==> flow/design.v <==
module LCD_Controller (	 
						input [7:0] iDATA,
						input iRS,
						input iStart,
						output reg oDone,
						input iCLK,
						input iRST_N,
						output [7:0] LCD_DATA,
						output LCD_RW,
						output reg LCD_EN,
						output LCD_RS	);
parameter	CLK_Divide	=	16;
reg		[4:0]	Cont;
reg		[1:0]	ST;
reg		preStart,mStart;
assign	LCD_DATA	=	iDATA; 
assign	LCD_RW		=	1'b0;
assign	LCD_RS		=	iRS;
always@(posedge iCLK or negedge iRST_N)
begin
	if(!iRST_N)
	begin
		oDone	<=	1'b0;
		LCD_EN	<=	1'b0;
		preStart<=	1'b0;
		mStart	<=	1'b0;
		Cont	<=	0;
		ST		<=	0;
	end
	else
	begin
		preStart<=	iStart;
		if({preStart,iStart}==2'b01)
		begin
			mStart	<=	1'b1;
			oDone	<=	1'b0;
		end
		if(mStart)
		begin
			case(ST)
			0:	ST	<=	1;	 
			1:	begin
					LCD_EN	<=	1'b1;
					ST		<=	2;
				end
			2:	begin					
					if(Cont<CLK_Divide)
						Cont	<=	Cont+1;
					else
						ST		<=	3;
				end
			3:	begin
					LCD_EN	<=	1'b0;
					mStart	<=	1'b0;
					oDone	<=	1'b1;
					Cont	<=	0;
					ST		<=	0;
				end
			endcase
		end
	end
end
endmodule
module	LCD_MODULE (	 
						input iCLK,
						input iRST_N,
						input [255:0] iFB,
						output [7:0] LCD_DATA,
						output LCD_RW,
						output LCD_EN,
						output LCD_RS	);
reg	[5:0]	LUT_INDEX;
reg	[8:0]	LUT_DATA;
reg	[5:0]	mLCD_ST;
reg	[17:0]	mDLY;
reg			mLCD_Start;
reg	[7:0]	mLCD_DATA;
reg			mLCD_RS;
wire		mLCD_Done;
parameter	LCD_INTIAL	=	0;
parameter	LCD_LINE1	=	5;
parameter	LCD_CH_LINE	=	LCD_LINE1+16;
parameter	LCD_LINE2	=	LCD_LINE1+16+1;
parameter	LUT_SIZE	=	LCD_LINE1+32+1;
always@(posedge iCLK or negedge iRST_N)
begin
	if(!iRST_N)
	begin
		LUT_INDEX	<=	0;
		mLCD_ST		<=	0;
		mDLY		<=	0;
		mLCD_Start	<=	0;
		mLCD_DATA	<=	0;
		mLCD_RS		<=	0;
	end
	else
	begin
		if(LUT_INDEX<LUT_SIZE)
		begin
			case(mLCD_ST)
			0:	begin
					mLCD_DATA	<=	LUT_DATA[7:0];
					mLCD_RS		<=	LUT_DATA[8];
					mLCD_Start	<=	1;
					mLCD_ST		<=	1;
				end
			1:	begin
					if(mLCD_Done)
					begin
						mLCD_Start	<=	0;
						mLCD_ST		<=	2;					
					end
				end
			2:	begin
					if(mDLY<18'h3FFFE)
						mDLY	<=	mDLY+1;
					else
					begin
						mDLY	<=	0;
						mLCD_ST	<=	3;
					end
				end
			3:	begin
					LUT_INDEX	<=	LUT_INDEX+1;
					mLCD_ST		<=	0;
				end
			endcase
		end
	end
end
always
begin
	case(LUT_INDEX)
		LCD_INTIAL+0:	LUT_DATA	<=	9'h038;
		LCD_INTIAL+1:	LUT_DATA	<=	9'h00C;
		LCD_INTIAL+2:	LUT_DATA	<=	9'h001;
		LCD_INTIAL+3:	LUT_DATA	<=	9'h006;
		LCD_INTIAL+4:	LUT_DATA	<=	9'h080;
		LCD_LINE1+0:	LUT_DATA	<=	{1'b1, iFB[7:0]};
		LCD_LINE1+1:	LUT_DATA	<=	{1'b1, iFB[15:8]};
		LCD_LINE1+2:	LUT_DATA	<=	{1'b1, iFB[23:16]};
		LCD_LINE1+3:	LUT_DATA	<=	{1'b1, iFB[31:24]};
		LCD_LINE1+4:	LUT_DATA	<=	{1'b1, iFB[39:32]};
		LCD_LINE1+5:	LUT_DATA	<=	{1'b1, iFB[47:40]};
		LCD_LINE1+6:	LUT_DATA	<=	{1'b1, iFB[55:48]};
		LCD_LINE1+7:	LUT_DATA	<=	{1'b1, iFB[63:56]};
		LCD_LINE1+8:	LUT_DATA	<=	{1'b1, iFB[71:64]};
		LCD_LINE1+9:	LUT_DATA	<=	{1'b1, iFB[79:72]};
		LCD_LINE1+10:	LUT_DATA	<=	{1'b1, iFB[87:80]};
		LCD_LINE1+11:	LUT_DATA	<=	{1'b1, iFB[95:88]};
		LCD_LINE1+12:	LUT_DATA	<=	{1'b1, iFB[103:96]};
		LCD_LINE1+13:	LUT_DATA	<=	{1'b1, iFB[111:104]};
		LCD_LINE1+14:	LUT_DATA	<=	{1'b1, iFB[119:112]};
		LCD_LINE1+15:	LUT_DATA	<=	{1'b1, iFB[127:120]};
		LCD_CH_LINE:	LUT_DATA	<=	9'h0C0;
		LCD_LINE2+0:	LUT_DATA	<=	{1'b1, iFB[128+7:128+0]};
		LCD_LINE2+1:	LUT_DATA	<=	{1'b1, iFB[128+15:128+8]};
		LCD_LINE2+2:	LUT_DATA	<=	{1'b1, iFB[128+23:128+16]};
		LCD_LINE2+3:	LUT_DATA	<=	{1'b1, iFB[128+31:128+24]};
		LCD_LINE2+4:	LUT_DATA	<=	{1'b1, iFB[128+39:128+32]};
		LCD_LINE2+5:	LUT_DATA	<=	{1'b1, iFB[128+47:128+40]};
		LCD_LINE2+6:	LUT_DATA	<=	{1'b1, iFB[128+55:128+48]};
		LCD_LINE2+7:	LUT_DATA	<=	{1'b1, iFB[128+63:128+56]};
		LCD_LINE2+8:	LUT_DATA	<=	{1'b1, iFB[128+71:128+64]};
		LCD_LINE2+9:	LUT_DATA	<=	{1'b1, iFB[128+79:128+72]};
		LCD_LINE2+10:	LUT_DATA	<=	{1'b1, iFB[128+87:128+80]};
		LCD_LINE2+11:	LUT_DATA	<=	{1'b1, iFB[128+95:128+88]};
		LCD_LINE2+12:	LUT_DATA	<=	{1'b1, iFB[128+103:128+96]};
		LCD_LINE2+13:	LUT_DATA	<=	{1'b1, iFB[128+111:128+104]};
		LCD_LINE2+14:	LUT_DATA	<=	{1'b1, iFB[128+119:128+112]};
		LCD_LINE2+15:	LUT_DATA	<=	{1'b1, iFB[128+127:128+120]};
		default:		LUT_DATA	<=	9'h000;
	endcase
end
LCD_Controller 	controler
(	 
	.iDATA(mLCD_DATA),
	.iRS(mLCD_RS),
	.iStart(mLCD_Start),
	.oDone(mLCD_Done),
	.iCLK(iCLK),
	.iRST_N(iRST_N),
	.LCD_DATA(LCD_DATA),
	.LCD_RW(LCD_RW),
	.LCD_EN(LCD_EN),
	.LCD_RS(LCD_RS)
);
endmodule
* Step by step through the tools: LCD_MODULE
The steps from the RTL of LCD_MODULE to its reports follow in flow order.
Lines are those of the file above, counted from 1.
Operators: Yosys type, input widths -> output width; for muxes data width and select width s.
Cell names lack the library's common part.
Not given: n/a
- Top :: LCD_MODULE
- Clock input :: iCLK
- Cell library :: sky130hd
- Timing corner :: tt_025C_1v80

* Elaborated design
Counts by Yosys on the flattened word-level netlist (proc, flatten, opt, wreduce; memories kept). Register bits leave out memories and registers merged into their read ports (data or address). Print and check cells are left out. Cells with the same type and inputs are merged into one.
- Flip-flop bits (word level) :: 51
- Add/subtract/negate cells :: 3
- Reductions and logical operators :: 16
- Order comparisons :: 3
- Eq/ne operators :: 48
- Muxes and demuxes :: 18
** Operators by type and width (number)
- $pmux 9 s38 :: 1
- $eq 6x5->1 const B :: 16
- $eq 6x4->1 const B :: 8
- $eq 6x6->1 const B :: 6
- $eq 6x2->1 const B :: 4
- $eq 6x3->1 const B :: 4
- $pmux 6 s4 :: 1
- $add 18x1->18 const B :: 1
- $lt 18x18->1 const B :: 1
- $mux 18 :: 1
- $eq 6x1->1 const B :: 2
- $logic_not 6->1 :: 2
- $mux 6 :: 2
- $pmux 5 s2 :: 1
- $reduce_and 3->1 :: 3
- $reduce_and 2->1 :: 4
- $reduce_bool 4->1 :: 2
- $pmux 2 s4 :: 1
- $mux 1 :: 7
- $reduce_bool 2->1 :: 3
- $add 6x1->6 const B :: 1
- $lt 6x6->1 const B :: 1
- $add 5x1->5 const B :: 1
- $lt 5x5->1 const B :: 1
- $mux 5 :: 1
- $eq 2x1->1 const B :: 2
- $ne 2x1->1 const B :: 2
- $eq 2x2->1 const B :: 2
Other operator kinds: 5; their cells: 7.

* Logic depth
Yosys ltp: most cells in a row. Word level: on the elaborated netlist, between registers, memories and ports. Mapped: between sequential cells and ports; inverters and the memories' decode and read muxes count.
- Word-level depth :: 4
- ABC_AREA :: 0
- Mapped depth :: 11

* After synthesis
Yosys stat after the flow's synthesis: flattened, memories mapped to cells. It holds for the ABC_AREA given above (unset counts as 0); a run with the other value may have another netlist.
The area totals of this step are shown rounded.
- Mapped cells :: 610
- Buffer cells :: 55
- Flip-flops :: 51
- Chip area (Yosys) :: 0.004896 mm^2
** Cell types
- dfrtp_1 :: number 49, area in all 1.23E+03 um^2
- nand3_1 :: number 57, area in all 285.274 um^2
- a22oi_1 :: number 32, area in all 240.23 um^2
- and3_1 :: number 38, area in all 237.728 um^2
- a32oi_1 :: number 24, area in all 210.202 um^2
- a22o_1 :: number 18, area in all 157.651 um^2
- nand2_1 :: number 42, area in all 157.651 um^2
- nor2_1 :: number 40, area in all 150.144 um^2
- nand4_1 :: number 21, area in all 131.376 um^2
- o21ai_0 :: number 26, area in all 130.125 um^2
- xnor2_1 :: number 13, area in all 113.859 um^2
- mux2_2 :: number 10, area in all 112.608 um^2
- a21oi_1 :: number 20, area in all 100.096 um^2
- buf_2 :: number 20, area in all 100.096 um^2
- buf_6 :: number 8, area in all 90.086 um^2
- and2_1 :: number 13, area in all 81.328 um^2
- a32o_1 :: number 8, area in all 80.077 um^2
- ha_1 :: number 6, area in all 75.072 um^2
Other cell types: 46; their cells: 165.
By module: a second synthesis without flattening, with its own total; a netlist apart from the flattened one above.
- Cell total of the unflattened synthesis :: 584
- Area total of the unflattened synthesis :: 0.004722 mm^2
Each row is one instance without its submodules.
** By module
- LCD_MODULE :: times used 1, area 0.004036 mm^2, cells 519, sequential area 0.0009522 mm^2
- LCD_Controller :: times used 1, area 0.0006857 mm^2, cells 65, sequential area 0.0003266 mm^2

* Worst setup path after synthesis
Source: OpenSTA report_checks on the synthesized netlist (no wires, ideal clock, input and output delay 20% of the period each), path of least setup slack; recovery checks are left aside. Register names are those of the netlist, which keeps one name where synthesis merged equal registers.
- Path type :: register to register
- From :: register LUT_INDEX[0]
- To :: register mLCD_DATA[4]
- Slack :: 2.887 ns
- Stages :: 11
- Delay of the path :: 2.423 ns
- Data required time :: 5.189 ns
- Arrival :: 2.302 ns
- Launch time at the first pin :: 0.000 ns
- Clock period :: 5.31 ns
- Period reached after synthesis :: 2.423 ns
"delay of the path" is the arrival time less input delay plus setup time.
"stages" counts driving pins, that of a launching flip-flop among them; a cell with two outputs on the path counts twice.
"period reached after synthesis" is the clock period less the worst setup slack; recovery checks do not enter. This is arithmetic on one report: input and output delays are still those of the set period (20% each).
Between the ends stands the longest chain of elaborated cells between them, by number of cells; it is not shown to be the way that was timed. Of several equally long chains one is given.
A line is the first line of the expression or statement that the cell stems from. Yosys adds cells for indexed reads and writes and turns some case tables into memories.
- Cells stage by stage :: dfrtp_1 inv_1 ha_1 buf_6 and3b_1 buf_2 and3_1 a2111oi_0 o2111ai_1 or3_1 a22o_1
- Cells in the longest elaborated chain :: 2
- Elaborated cells on any way between the ends :: 41
- Source lines of those cells :: 2
- Those cells by class :: 1 x compare; 37 x eq/ne; 1 x mux; 2 x reduce/logical
** RTL lines, path after synthesis
- from (decl) :: line 72 : reg [5:0] LUT_INDEX;
- from (assign) :: line 89 : LUT_INDEX <= 0;
- from (assign) :: line 124 : LUT_INDEX <= LUT_INDEX+1;
- $lt 6x6->1 :: line 98 : if(LUT_INDEX<LUT_SIZE)
- $reduce_and 2->1
- to (assign) :: line 93 : mLCD_DATA <= 0;
- to (assign) :: line 102 : mLCD_DATA <= LUT_DATA[7:0];
- to (decl) :: line 77 : reg [7:0] mLCD_DATA;

* Worst path after layout
From the final timing report of record 1: the path of least setup slack in the routed layout; clock arrival at registers is part of the times.
- Path type :: register to register
- From :: register LUT_INDEX[0]
- To :: register mLCD_DATA[7]
- Launch time at the first pin :: 0.29 ns
- Arrival :: 2.96 ns
- Clock period :: 2.97 ns
- Slack :: 0.19 ns
- Data required time :: 3.15 ns
- Stages :: 10
Between the ends stands the longest chain of elaborated cells between them, by number of cells; it is not shown to be the way that was timed. Of several equally long chains one is given.
- Cells stage by stage :: dfrtp_2 inv_1 ha_1 and3b_2 and2_1 buf_4 a22oi_1 nand4_1 or4_4 a22o_1
- Cells in the longest elaborated chain :: 2
- Elaborated cells on any way between the ends :: 41
- Source lines of those cells :: 2
- Those cells by class :: 1 x compare; 37 x eq/ne; 1 x mux; 2 x reduce/logical
** RTL lines, path post-layout
- from (decl) :: line 72 : reg [5:0] LUT_INDEX;
- from (assign) :: line 89 : LUT_INDEX <= 0;
- from (assign) :: line 124 : LUT_INDEX <= LUT_INDEX+1;
- $lt 6x6->1 :: line 98 : if(LUT_INDEX<LUT_SIZE)
- $reduce_and 2->1
- to (assign) :: line 93 : mLCD_DATA <= 0;
- to (assign) :: line 102 : mLCD_DATA <= LUT_DATA[7:0];
- to (decl) :: line 77 : reg [7:0] mLCD_DATA;

Add stored flow runs of LCD_MODULE

Stored flow runs of LCD_MODULE (2 of them; Yosys, OpenROAD, sky130hd). They differ in their settings and are not a sequence. Constraints: input delay and output delay 20% of the set period each, output load 0.01 pF.
By "clock period achieved" is meant the clock period of the run minus its worst setup slack. This is arithmetic on one report: input and output delays are still those of the set period (20% each).
"worst setup path time": the worst setup path's part of the clock period (all of it between registers, 20% less for each end at a port) less its slack. A launch clock that arrives late makes it longer, a capture clock that arrives late makes it shorter.
"power consumption" rests on the timing tool's default activity at the inputs, not on a simulated workload.
The measured numbers are rounded.

** Record 1
- Settings :: period_ns=2.97; SETUP_SLACK_MARGIN=0.18; CAP_MARGIN=20; CORE_MARGIN=2; CORE_UTILIZATION=40; SLEW_MARGIN=20
- Utilization in the final report :: 0.678
- Worst setup path time :: 2.78 ns
- Kind of the worst setup path :: register to register
- Netlist area reported by Yosys :: 0.004896 mm^2
- Sum of negative setup slack :: 0.000 ns
- Setup slack of the worst path :: 0.193 ns
- Clock period achieved :: 2.777 ns
- Overall die area :: 0.01314 mm^2
- Power consumption :: 1.682 mW
- Standard-cell area after layout :: 0.008114 mm^2

** Record 2
- Settings :: period_ns=3.37; CORE_UTILIZATION=46; SETUP_SLACK_MARGIN=0.87; PLACE_DENSITY_LB_ADDON=0.25; CELL_PAD_IN_SITES_DETAIL_PLACEMENT=0; TNS_END_PERCENT=25; ABC_AREA=1; CTS_CLUSTER_DIAMETER=394; CAP_MARGIN=30; MAX_ROUTING_LAYER=met4; CORE_MARGIN=2; SLEW_MARGIN=20
- Utilization in the final report :: 0.743
- Worst setup path time :: 2.36 ns
- Kind of the worst setup path :: register to register
- Netlist area reported by Yosys :: 0.005154 mm^2
- Sum of negative setup slack :: 0.000 ns
- Setup slack of the worst path :: 1.009 ns
- Clock period achieved :: 2.361 ns
- Overall die area :: 0.01207 mm^2
- Power consumption :: 1.354 mW
- Standard-cell area after layout :: 0.00809 mm^2
