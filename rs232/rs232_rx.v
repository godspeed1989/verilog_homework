==> flow/design.v <==
module RS232_RX
#(
	parameter baud = 9600, mhz = 50
 )
(
	input clock,
	input reset,
	input RS232_DCE_RXD,
	output [7:0] receive_data,
	output reg rx_vld
);
parameter rcv_bit_per = (mhz*1_000_000)/baud;
parameter half_rcv_bit_per = rcv_bit_per/2;
parameter st_ready = 2'b00;
parameter st_start_bit = 2'b01;
parameter st_data_bits = 2'b10;
parameter st_stop_bit = 2'b11;
reg [1:0] state;
reg [1:0] n_state;
reg [31:0] counter;
reg [31:0] n_counter;
reg [2:0] data_bit_count;
reg [2:0] n_data_bit_count;
reg [7:0] rcv_sr;
reg [7:0] n_rcv_sr;
assign receive_data = rcv_sr;
always @(*)
begin
	n_rcv_sr <= rcv_sr;
	n_state <= state;
	n_counter <= counter;
	n_data_bit_count <= data_bit_count;
	rx_vld <= 0;
	if(reset == 1)
		n_rcv_sr <= 0;
	else
	case (state)
	st_ready:
		begin
			n_counter <= 0;
			n_data_bit_count <= 0;
			if(RS232_DCE_RXD == 1)
				n_state <= st_start_bit;
			else
				n_state <= st_ready;
		end
	st_start_bit:
		begin
			if(counter == half_rcv_bit_per) begin
				n_counter <= 0;
				n_state <= st_data_bits;
				n_data_bit_count <= 0;
			end
			else begin
				n_state <= st_start_bit;
				n_counter <= counter + 1;
			end
		end
	st_data_bits:
		begin
			if(counter == rcv_bit_per) begin
				n_counter <= 0;
				n_rcv_sr <= {~RS232_DCE_RXD, rcv_sr[7:1]};
				n_data_bit_count <= data_bit_count + 1;
				if(data_bit_count == 7) begin
					rx_vld <= 1'b1;
					n_state <= st_stop_bit;
				end else
					n_state <= st_data_bits;
			end
			else begin
				n_state <= st_data_bits;
				n_counter <= counter + 1;
			end
		end
	st_stop_bit:
		begin
			if(counter == rcv_bit_per)  
				n_state <= st_ready;
			else begin
				n_state <= st_stop_bit;
				n_counter <= counter + 1;
			end
		end
	endcase
end
always @(posedge clock or posedge reset) begin
	if(reset == 1) begin
		state <= st_ready; 
		rcv_sr <= 0;
		counter <= 0;
		data_bit_count <= 0;
	end
	else begin
		state <= n_state;
		rcv_sr <= n_rcv_sr;
		counter <= n_counter;
		data_bit_count <= n_data_bit_count;
	end
end
endmodule
From RTL to reports: RS232_RX
The steps from the RTL of RS232_RX to its reports follow in flow order.
Line numbers count from 1 in the design file above.
Operators carry their Yosys type and port widths (W data, S select, Z words).
Cell names lack the library's common part.
Not given: -
Design
  top: RS232_RX
  clock input: clock
  cell library: sky130hd
  corner: tt_025C_1v80

Word level
Yosys after proc, flatten, opt, wreduce and memory -nomap, before mapping. Memory bits, and registers merged into a memory's read port (data or address), are not among the register bits. Print and check cells are not counted.
Operators by class
  bitwise gates (word level): 2
  add/sub/neg operators: 2
  muxes and demuxes: 20
  equal/unequal tests: 9
  reduce/logical cells: 8
Operators by type and width (count)
  $pmux W32 S4: 1
  $mux W32: 3
  $add A32 B1 Y32 const B: 1
  $eq A32 B12 Y1 const B: 1
  $eq A32 B13 Y1 const B: 1
  $mux W8: 3
  $pmux W3 S3: 1
  $pmux W2 S4: 1
  $mux W1: 7
  $ne A2 B2 Y1 const B: 3
  $mux W3: 2
  $eq A2 B2 Y1 const B: 2
  $reduce_bool A2 Y1: 2
  $reduce_and A4 Y1: 1
  $reduce_bool A4 Y1: 1
  $mux W2: 2
  $add A3 B1 Y3 const B: 1
  $eq A3 B3 Y1 const B: 1
  $reduce_and A3 Y1: 1
  $reduce_bool A3 Y1: 1
  $not A1 Y1: 2
  $eq A2 B1 Y1 const B: 1
  $logic_not A2 Y1: 1
  $reduce_and A2 Y1: 1
Bit counts
  input bits: 3
  word-level cells: 45
  bits in registers: 45

Logic depth
Longest topological path by Yosys (ltp), each cell counted once; first at word level (registers and memories cut), then after technology mapping (sequential cells cut; the memories' decode and read muxes count).
Logic depth
  word-level depth: 5
  ABC_AREA: 0
  depth in mapped cells: 10

Synthesis result
The flow's flattened synthesis, as Yosys stat reports it; memories are mapped. The netlist is that of the ABC_AREA named above (0 if unset); the other value can give another one.
Cell types
  dfrtp_1: count 46, total area 1.15E+03 um^2
  nand2_1: count 41, total area 153.898 um^2
  mux2i_1: count 12, total area 120.115 um^2
  nand3_1: count 23, total area 115.11 um^2
  a21oi_1: count 20, total area 100.096 um^2
  nor2_1: count 23, total area 86.333 um^2
  nand4_1: count 13, total area 81.328 um^2
  a22oi_1: count 9, total area 67.565 um^2
  or3_1: count 10, total area 62.56 um^2
  o21ai_1: count 12, total area 60.058 um^2
  inv_1: count 14, total area 52.55 um^2
  ha_1: count 4, total area 50.048 um^2
  nor3_1: count 8, total area 40.038 um^2
  nor4_1: count 6, total area 37.536 um^2
  buf_2: count 7, total area 35.034 um^2
  a31oi_1: count 5, total area 31.28 um^2
  and3_1: count 5, total area 31.28 um^2
  clkbuf_1: count 8, total area 30.029 um^2
Not listed: further types 28, cells in them 43.
Synthesis totals
  standard cells after synthesis: 309
  flip-flops: 47
  mapped area: 2675.1 um^2
  buffer cells: 16

Path before layout
Source: OpenSTA report_checks on the synthesized netlist (no wires, ideal clock, input and output delay 20% of the period each), path of least setup slack; recovery checks are left aside. Register names are those of the netlist, which keeps one name where synthesis merged equal registers.
Path after synthesis
  path kind: input-to-reg
  start point: in reset
  end point: reg counter[13]
  delay of the path: 2.332 ns
  data arrival time: 3.234 ns
  path buffers: 2
  driving pins on the path: 7
  launch time at the first pin: 1.026 ns
  path slack: 1.772 ns
  clock period: 5.13 ns
  synthesis period reached: 3.358 ns
"delay of the path" = arrival - input delay + setup time.
"driving pins on the path" counts driving pins, that of a launching flip-flop among them; a cell with two outputs on the path counts twice.
"synthesis period reached" is the clock period less the worst setup slack; recovery checks do not enter. This is arithmetic on one report: input and output delays are still those of the set period (20% each).
Between the ends stands the longest chain of elaborated cells between them, by number of cells; it is not shown to be the way that was timed. Of several equally long chains one is given.
A line is the first line of the expression or statement that the cell stems from. Yosys adds cells for indexed reads and writes and turns some case tables into memories.
On the way, after synthesis
  cell sequence: inv_1 > o21ai_0 > a21o_1 > buf_2 > buf_2 > a22oi_1 > nand2_1
  cells in the longest elaborated chain: 2
  elaborated cells on any way between the ends: 2
  source lines of those cells: 0
  those cells by class: logic: 1; reduce/logical: 1
Ends and longest elaborated chain, after synthesis
  start: declaration: line 7  | input reset,
  $not A1 Y1
  $reduce_and A3 Y1
  end: assignment: line 91  | counter <= 0;
  end: assignment: line 97  | counter <= n_counter;
  end: declaration: line 20  | reg [31:0] counter;

Memo
Re: implementation data of RS232_RX

Record of 2 stored runs of the RTL-to-layout flow on RS232_RX, platform sky130hd. The runs are unordered. Constraints: input delay and output delay 20% of the set period each, output load 0.01 pF.

Flow files of run 1
==> flow/run.sh <==
#!/bin/bash
# the make line also repeats the synthesis and layout settings of config.mk as NAME=value (left out here)
make -C /OpenROAD-flow-scripts/flow DESIGN_CONFIG=/design/flow/config.mk WORK_HOME=/design/flow/orfs CLKGATE_MAP_FILE= finish
==> flow/config.mk <==
export PLATFORM = sky130hd
export DESIGN_NAME = RS232_RX
export DESIGN_NICKNAME = RS232_RX
export VERILOG_FILES = /design/flow/design.v
export SDC_FILE = /design/flow/constraint.sdc
export NUM_CORES = 4
export LEC_CHECK = 0
export ABC_AREA = 0
export CAP_MARGIN = 20
export CELL_PAD_IN_SITES_GLOBAL_PLACEMENT = 1
export CORE_ASPECT_RATIO = 0.6
export CORE_MARGIN = 2
export CORE_UTILIZATION = 64
export CTS_CLUSTER_DIAMETER = 360
export MAX_ROUTING_LAYER = met5
export PLACE_DENSITY_LB_ADDON = 0.27
export SETUP_SLACK_MARGIN = 0.7
export SLEW_MARGIN = 20
==> flow/constraint.sdc <==
create_clock -name core_clock -period 3.46 [get_ports {clock}]
set_input_delay 0.6920 -clock core_clock [delete_from_list [all_inputs] [get_ports {clock}]]
set_output_delay 0.6920 -clock core_clock [all_outputs]
set_load 0.01 [all_outputs]

report of run 1: did not finish, place, FLW-0024

Flow files of run 2
==> flow/run.sh <==
#!/bin/bash
# the make line also repeats the synthesis and layout settings of config.mk as NAME=value (left out here)
make -C /OpenROAD-flow-scripts/flow DESIGN_CONFIG=/design/flow/config.mk WORK_HOME=/design/flow/orfs CLKGATE_MAP_FILE= finish
==> flow/config.mk <==
export PLATFORM = sky130hd
export DESIGN_NAME = RS232_RX
export DESIGN_NICKNAME = RS232_RX
export VERILOG_FILES = /design/flow/design.v
export SDC_FILE = /design/flow/constraint.sdc
export NUM_CORES = 4
export LEC_CHECK = 0
export CAP_MARGIN = 20
export CELL_PAD_IN_SITES_GLOBAL_PLACEMENT = 3
export CORE_MARGIN = 2
export CORE_UTILIZATION = 59
export CTS_CLUSTER_DIAMETER = 317
export HOLD_SLACK_MARGIN = 0.08
export MAX_ROUTING_LAYER = met5
export MIN_ROUTING_LAYER = met1
export PLACE_DENSITY_LB_ADDON = 0.1
export SETUP_SLACK_MARGIN = 0.93
export SLEW_MARGIN = 20
==> flow/constraint.sdc <==
create_clock -name core_clock -period 3.71 [get_ports {clock}]
set_input_delay 0.7420 -clock core_clock [delete_from_list [all_inputs] [get_ports {clock}]]
set_output_delay 0.7420 -clock core_clock [all_outputs]
set_load 0.01 [all_outputs]

report of run 2: did not finish, place, FLW-0024
